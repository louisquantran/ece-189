==> flow/design.v <==
package types_pkg;
    typedef struct packed {
        logic [31:0] pc;
        logic [31:0] instr;
        logic [31:0] pc_4;
    } fetch_data;
    typedef struct packed {
        logic [31:0] pc;
        logic [4:0] rs1, rs2, rd;
        logic [31:0] imm;
        logic [2:0] ALUOp;
        logic [6:0] Opcode;
        logic [1:0] fu;
        logic [2:0] func3;
        logic [6:0] func7;
    } decode_data;
    typedef struct packed {
        logic [6:0] ps1;
        logic [6:0] ps2;
        logic [6:0] pd_new;
        logic [6:0] pd_old;
        logic [32:0] imm;
        logic [4:0] rob_tag;
        logic [2:0] ALUOp;
        logic [6:0] Opcode;
        logic [1:0] fu;
        logic [2:0] func3;
        logic [6:0] func7;
    } rename_data;
    typedef struct packed {
        logic [6:0] pd_new;
        logic [6:0] pd_old;
        logic [31:0] pc;
        logic complete;
        logic [4:0] rob_index;
        logic valid;
    } rob_data;
    typedef struct packed {
        logic valid;
        logic [6:0] Opcode;
        logic [2:0] func3;
        logic [6:0] func7;
        logic [6:0] pd;
        logic [6:0] ps1;
        logic ps1_ready;
        logic [6:0] ps2;
        logic ps2_ready;
        logic [31:0] imm;
        logic [3:0] rob_index;
        logic [1:0] fu;
        logic ready;
    } rs_data;
endpackage 
module free_list#(
parameter int DEPTH = 128
)(
    input logic clk,
    input logic reset,
    input logic write_en,
    input logic read_en,
    input logic mispredict,
    output logic empty,
    input logic [6:0] re_ptr,
    output logic [6:0] ptr
);
    logic [6:0]  w_ptr, r_ptr;  
    logic [6:0] ctr;
    assign ptr = r_ptr;    
    assign empty = (ctr == 0);
    logic do_write;
    logic do_read;
    assign do_write = write_en && (ctr!=8'd128);
    assign do_read = read_en && (ctr!=0);
    logic [7:0] distance;
    always_comb begin 
        if (r_ptr >= re_ptr) begin
            distance = r_ptr - re_ptr;
        end else begin
            distance = DEPTH - re_ptr + r_ptr;
        end
    end
    always_ff @(posedge clk) begin
        if (reset) begin
        w_ptr    <= 8'd32;
        r_ptr    <= 8'd1;
        ctr      <= 8'd32;
        end else begin
            if (mispredict) begin
                ctr <= ctr + distance;
                r_ptr <= re_ptr;
            end else begin
                if (do_write && (ctr == DEPTH) && !do_read) begin
                    r_ptr <= (r_ptr == 127) ? 1 : re_ptr + 1;
                end
                if (do_read) begin
                    r_ptr <= (r_ptr == 127) ? 1 : re_ptr + 1;
                end
                if (do_write) begin
                    w_ptr      <= (w_ptr == 127) ? 1 : w_ptr + 1;
                end
                unique case ({do_write, do_read})
                    2'b10: if (ctr < DEPTH) ctr <= ctr + 1'b1;
                    2'b01: ctr <= ctr - 1'b1;    
                    default: ctr <= ctr;          
                endcase
            end
        end
    end
endmodule
Step by step through the tools: free_list
The steps from the RTL of free_list to its reports follow in flow order.
Lines are those of the file above, counted from 1.
Operators: Yosys type, input widths -> output width; for muxes data width and select width s.
The mark - stands for no value.
Design
  design top: free_list
  clock input: clk
  standard-cell library: sky130hd
  timing corner: tt_025C_1v80

After elaboration
Yosys after proc, flatten, opt, wreduce and memory -nomap, before mapping. Memory bits, and registers merged into a memory's read port (data or address), are not among the register bits. Print and check cells are not counted. Equal cells are merged and count once.
Cells by class
  multiplexer cells: 7
  add/sub/neg operators: 7
  eq/ne operators: 4
  reductions and logical operators: 6
  order comparisons: 2
Operator list (number)
  $mux 7: 6
  $add 7x1->7 const B: 2
  $add 7x7->7: 2
  $pmux 7 s2: 1
  $lt 7x8->1 const B: 1
  $sub 1x7->7 const A: 1
  $sub 7x1->7 const B: 1
  $sub 7x7->7: 1
  $ge 7x7->1: 1
  $eq 7x7->1 const B: 1
  $logic_not 7->1: 1
  $reduce_bool 7->1: 1
  $ne 3x3->1 const B: 1
  $reduce_bool 3->1: 1
  $eq 2x1->1 const B: 1
  $eq 2x2->1 const B: 1
  $reduce_and 2->1: 1
  $reduce_bool 2->1: 1
  $logic_and 1x1->1: 1
Word-level totals
  cells after elaboration: 28
  register bits: 14
  output and inout bits: 8

Logic depth
Yosys ltp: most cells in a row. Word level: on the elaborated netlist, between registers, memories and ports. Mapped: between sequential cells and ports; inverters and the memories' decode and read muxes count.
Depth
  word-level depth: 5
  ABC_AREA: 0
  depth in mapped cells: 18
  depth with buffers taken out: 17

Netlist
The flow's flattened synthesis, as Yosys stat reports it; memories are mapped. The netlist is that of the ABC_AREA named above (0 if unset); the other value can give another one.
Totals and module areas in this step are rounded.
Synthesis totals
  cells in the netlist: 190
  synthesis area: 1500 µm²
  buffer cells: 9
  flip-flops: 14
Cell types
  sky130_fd_sc_hd__dfxtp_1: number 14, total area 280.269 µm²
  sky130_fd_sc_hd__ha_1: number 15, total area 187.68 µm²
  sky130_fd_sc_hd__a21oi_1: number 20, total area 100.096 µm²
  sky130_fd_sc_hd__nor2_1: number 22, total area 82.579 µm²
  sky130_fd_sc_hd__xnor2_1: number 9, total area 78.826 µm²
  sky130_fd_sc_hd__mux2i_1: number 7, total area 70.067 µm²
  sky130_fd_sc_hd__fa_1: number 3, total area 60.058 µm²
  sky130_fd_sc_hd__inv_1: number 14, total area 52.55 µm²
  sky130_fd_sc_hd__a21o_1: number 5, total area 37.536 µm²
  sky130_fd_sc_hd__xor2_1: number 4, total area 35.034 µm²
  sky130_fd_sc_hd__nor2b_1: number 5, total area 31.28 µm²
  sky130_fd_sc_hd__a211oi_1: number 4, total area 30.029 µm²
  sky130_fd_sc_hd__nand2_1: number 8, total area 30.029 µm²
  sky130_fd_sc_hd__o41ai_4: number 1, total area 27.526 µm²
  sky130_fd_sc_hd__nand2b_1: number 4, total area 25.024 µm²
  sky130_fd_sc_hd__nor3_1: number 5, total area 25.024 µm²
  sky130_fd_sc_hd__o21ai_0: number 5, total area 25.024 µm²
  sky130_fd_sc_hd__a22oi_1: number 3, total area 22.522 µm²
Not listed: further types 25, cells in them 42.

Path before layout
Source: OpenSTA report_checks on the synthesized netlist (no wires, ideal clock, input and output delay 20% of the period each), path of least setup slack; recovery checks are left aside. Register names are those of the netlist, which keeps one name where synthesis merged equal registers.
Timing path post-synthesis
  kind: input-to-reg
  start: in re_ptr[5]
  end: reg ctr[6]
  arrival time: 4.568 ns
  launch time at the first pin: 1.382 ns
  clock period: 6.91 ns
  delay of the path: 3.303 ns
  setup slack: 2.225 ns
  driving pins on the path: 16
  library setup time: 0.117 ns
  input delay: 1.382 ns
  buffers on the path: 1
  synthesis period reached: 4.685 ns
"delay of the path" is the arrival time less input delay plus setup time.
"driving pins on the path": output pins that drive a net of the path, with the launching flip-flop's if there is one; two outputs of one cell count as two.
"synthesis period reached" is the clock period less the worst setup slack; recovery checks do not enter. This is arithmetic on one report: input and output delays are still those of the set period (20% each).
The rows between start and end are the longest chain of elaborated cells between them; the timing report does not say that the signal goes this way. Where chains are equally long, one stands for them.
A line is the first line of the expression or statement that the cell stems from. Yosys adds cells for indexed reads and writes and turns some case tables into memories.
At most two assigning lines are given for a register; there are more.
Between the ends, post-synthesis
  cell sequence: sky130_fd_sc_hd__inv_1 > sky130_fd_sc_hd__ha_1 > sky130_fd_sc_hd__buf_2 > sky130_fd_sc_hd__nand4_1 > sky130_fd_sc_hd__o31ai_1 > sky130_fd_sc_hd__mux2i_1 > sky130_fd_sc_hd__xnor2_1 > sky130_fd_sc_hd__a21oi_1 > sky130_fd_sc_hd__ha_1 > sky130_fd_sc_hd__a211oi_1 > sky130_fd_sc_hd__o21bai_1 > sky130_fd_sc_hd__a21oi_1 > sky130_fd_sc_hd__mux2_2 > sky130_fd_sc_hd__nor2b_1 > sky130_fd_sc_hd__o21ai_0 > sky130_fd_sc_hd__nand2_1
  cells in the longest elaborated chain: 5
  elaborated cells between the ends (all ways): 7
  RTL lines with such cells: 5
RTL lines, path post-synthesis
  start, declared: line 63  | input logic [6:0] re_ptr,
  $sub 1x7->7: line 79  | distance = DEPTH - re_ptr + r_ptr;
  $add 7x7->7: line 79
  $mux 7: line 76  | if (r_ptr >= re_ptr) begin
  $add 7x7->7: line 89  | ctr <= ctr + distance;
  $mux 7: line 88  | if (mispredict) begin
  end, assigned: line 89
  end, assigned: line 102  | 2'b10: if (ctr < DEPTH) ctr <= ctr + 1'b1;
  end, declared: line 67  | logic [6:0] ctr;

Path in the finished layout
From the final timing report of record 1: the path of least setup slack in the routed layout; clock arrival at registers is part of the times.
Timing path after layout
  kind: input-to-reg
  start: in re_ptr[4]
  end: reg ctr[6]
  setup slack: -0.06 ns
  input delay: 0.84 ns
  driving pins on the path: 18
  buffers on the path: 2
  clock period: 4.21 ns
  library setup time: 0.10 ns
  arrival time: 4.41 ns
  launch time at the first pin: 0.84 ns
The rows between start and end are the longest chain of elaborated cells between them; the timing report does not say that the signal goes this way. Where chains are equally long, one stands for them.
At most two assigning lines are given for a register; there are more.
Between the ends, after layout
  cell sequence: sky130_fd_sc_hd__clkdlybuf4s50_1 > sky130_fd_sc_hd__inv_1 > sky130_fd_sc_hd__ha_1 > sky130_fd_sc_hd__a211o_1 > sky130_fd_sc_hd__a21oi_1 > sky130_fd_sc_hd__buf_4 > sky130_fd_sc_hd__nor3b_1 > sky130_fd_sc_hd__nor2_1 > sky130_fd_sc_hd__xor2_1 > sky130_fd_sc_hd__a21oi_1 > sky130_fd_sc_hd__ha_1 > sky130_fd_sc_hd__o21ai_0 > sky130_fd_sc_hd__o21bai_1 > sky130_fd_sc_hd__a21oi_2 > sky130_fd_sc_hd__mux2_2 > sky130_fd_sc_hd__nor2b_1 > sky130_fd_sc_hd__o21ai_0 > sky130_fd_sc_hd__nand2_1
  cells in the longest elaborated chain: 5
  elaborated cells between the ends (all ways): 7
  RTL lines with such cells: 5
RTL lines, path after layout
  start, declared: line 63  | input logic [6:0] re_ptr,
  $sub 1x7->7: line 79  | distance = DEPTH - re_ptr + r_ptr;
  $add 7x7->7: line 79
  $mux 7: line 76  | if (r_ptr >= re_ptr) begin
  $add 7x7->7: line 89  | ctr <= ctr + distance;
  $mux 7: line 88  | if (mispredict) begin
  end, assigned: line 89
  end, assigned: line 102  | 2'b10: if (ctr < DEPTH) ctr <= ctr + 1'b1;
  end, declared: line 67  | logic [6:0] ctr;

Lab notebook: free_list

Design free_list on sky130hd. What follows are 2 stored runs of the flow, each under its own settings; their order means nothing. The constraints put input and output delay at 20% of the set period each and load the outputs with 0.01 pF.
"achieved clock period" = clock period - worst setup slack. The figure is calculated, with input and output delays left at 20% of the set period.
"worst setup path time": the worst setup path's part of the clock period (all of it between registers, 20% less for each end at a port) less its slack. A launch clock that arrives late makes it longer, a capture clock that arrives late makes it shorter.
By "power" is meant OpenSTA's value without simulated activity: inputs other than the clock are taken to toggle once in ten clock periods, and the tool carries that through the logic.
The measured numbers are rounded.

Record 1
==> flow/run.sh <==
#!/bin/bash
# the make line also repeats the synthesis and layout settings of config.mk as NAME=value (left out here)
make -C /OpenROAD-flow-scripts/flow DESIGN_CONFIG=/design/flow/config.mk WORK_HOME=/design/flow/orfs CLKGATE_MAP_FILE= finish
==> flow/config.mk <==
export PLATFORM = sky130hd
export DESIGN_NAME = free_list
export DESIGN_NICKNAME = free_list
export VERILOG_FILES = /design/flow/design.v
export SDC_FILE = /design/flow/constraint.sdc
export NUM_CORES = 4
export LEC_CHECK = 0
export CAP_MARGIN = 20
export CORE_MARGIN = 2
export CORE_UTILIZATION = 40
export SETUP_SLACK_MARGIN = -0.39
export SLEW_MARGIN = 20
==> flow/constraint.sdc <==
create_clock -name core_clock -period 4.21 [get_ports {clk}]
set_input_delay 0.8420 -clock core_clock [delete_from_list [all_inputs] [get_ports {clk}]]
set_output_delay 0.8420 -clock core_clock [all_outputs]
set_load 0.01 [all_outputs]

==> results of record 1 <==
chip area after synthesis (Yosys): 1500 µm²
die area: 4256 µm²
standard-cell area of the final layout: 2039 µm²
worst setup slack after layout: -0.063 ns
worst hold slack: 0.514 ns
power: 0.8142 mW
achieved clock period: 4.273 ns
worst setup path time: 3.43 ns
worst setup path kind: input-to-reg

Record 2
==> flow/run.sh <==
#!/bin/bash
# the make line also repeats the synthesis and layout settings of config.mk as NAME=value (left out here)
make -C /OpenROAD-flow-scripts/flow DESIGN_CONFIG=/design/flow/config.mk WORK_HOME=/design/flow/orfs CLKGATE_MAP_FILE= finish
==> flow/config.mk <==
export PLATFORM = sky130hd
export DESIGN_NAME = free_list
export DESIGN_NICKNAME = free_list
export VERILOG_FILES = /design/flow/design.v
export SDC_FILE = /design/flow/constraint.sdc
export NUM_CORES = 4
export LEC_CHECK = 0
export ABC_AREA = 1
export CAP_MARGIN = 25
export CELL_PAD_IN_SITES_DETAIL_PLACEMENT = 2
export CORE_ASPECT_RATIO = 1.75
export CORE_MARGIN = 2
export CORE_UTILIZATION = 61
export GPL_ROUTABILITY_DRIVEN = 0
export GPL_TIMING_DRIVEN = 0
export HOLD_SLACK_MARGIN = 0.13
export MAX_ROUTING_LAYER = met4
export PLACE_DENSITY = 0.68
export SETUP_SLACK_MARGIN = 1.74
export SLEW_MARGIN = 20
==> flow/constraint.sdc <==
create_clock -name core_clock -period 6.53 [get_ports {clk}]
set_input_delay 1.3060 -clock core_clock [delete_from_list [all_inputs] [get_ports {clk}]]
set_output_delay 1.3060 -clock core_clock [all_outputs]
set_load 0.01 [all_outputs]

==> results of record 2 <==
did not finish, placement stopped with DPL-0033
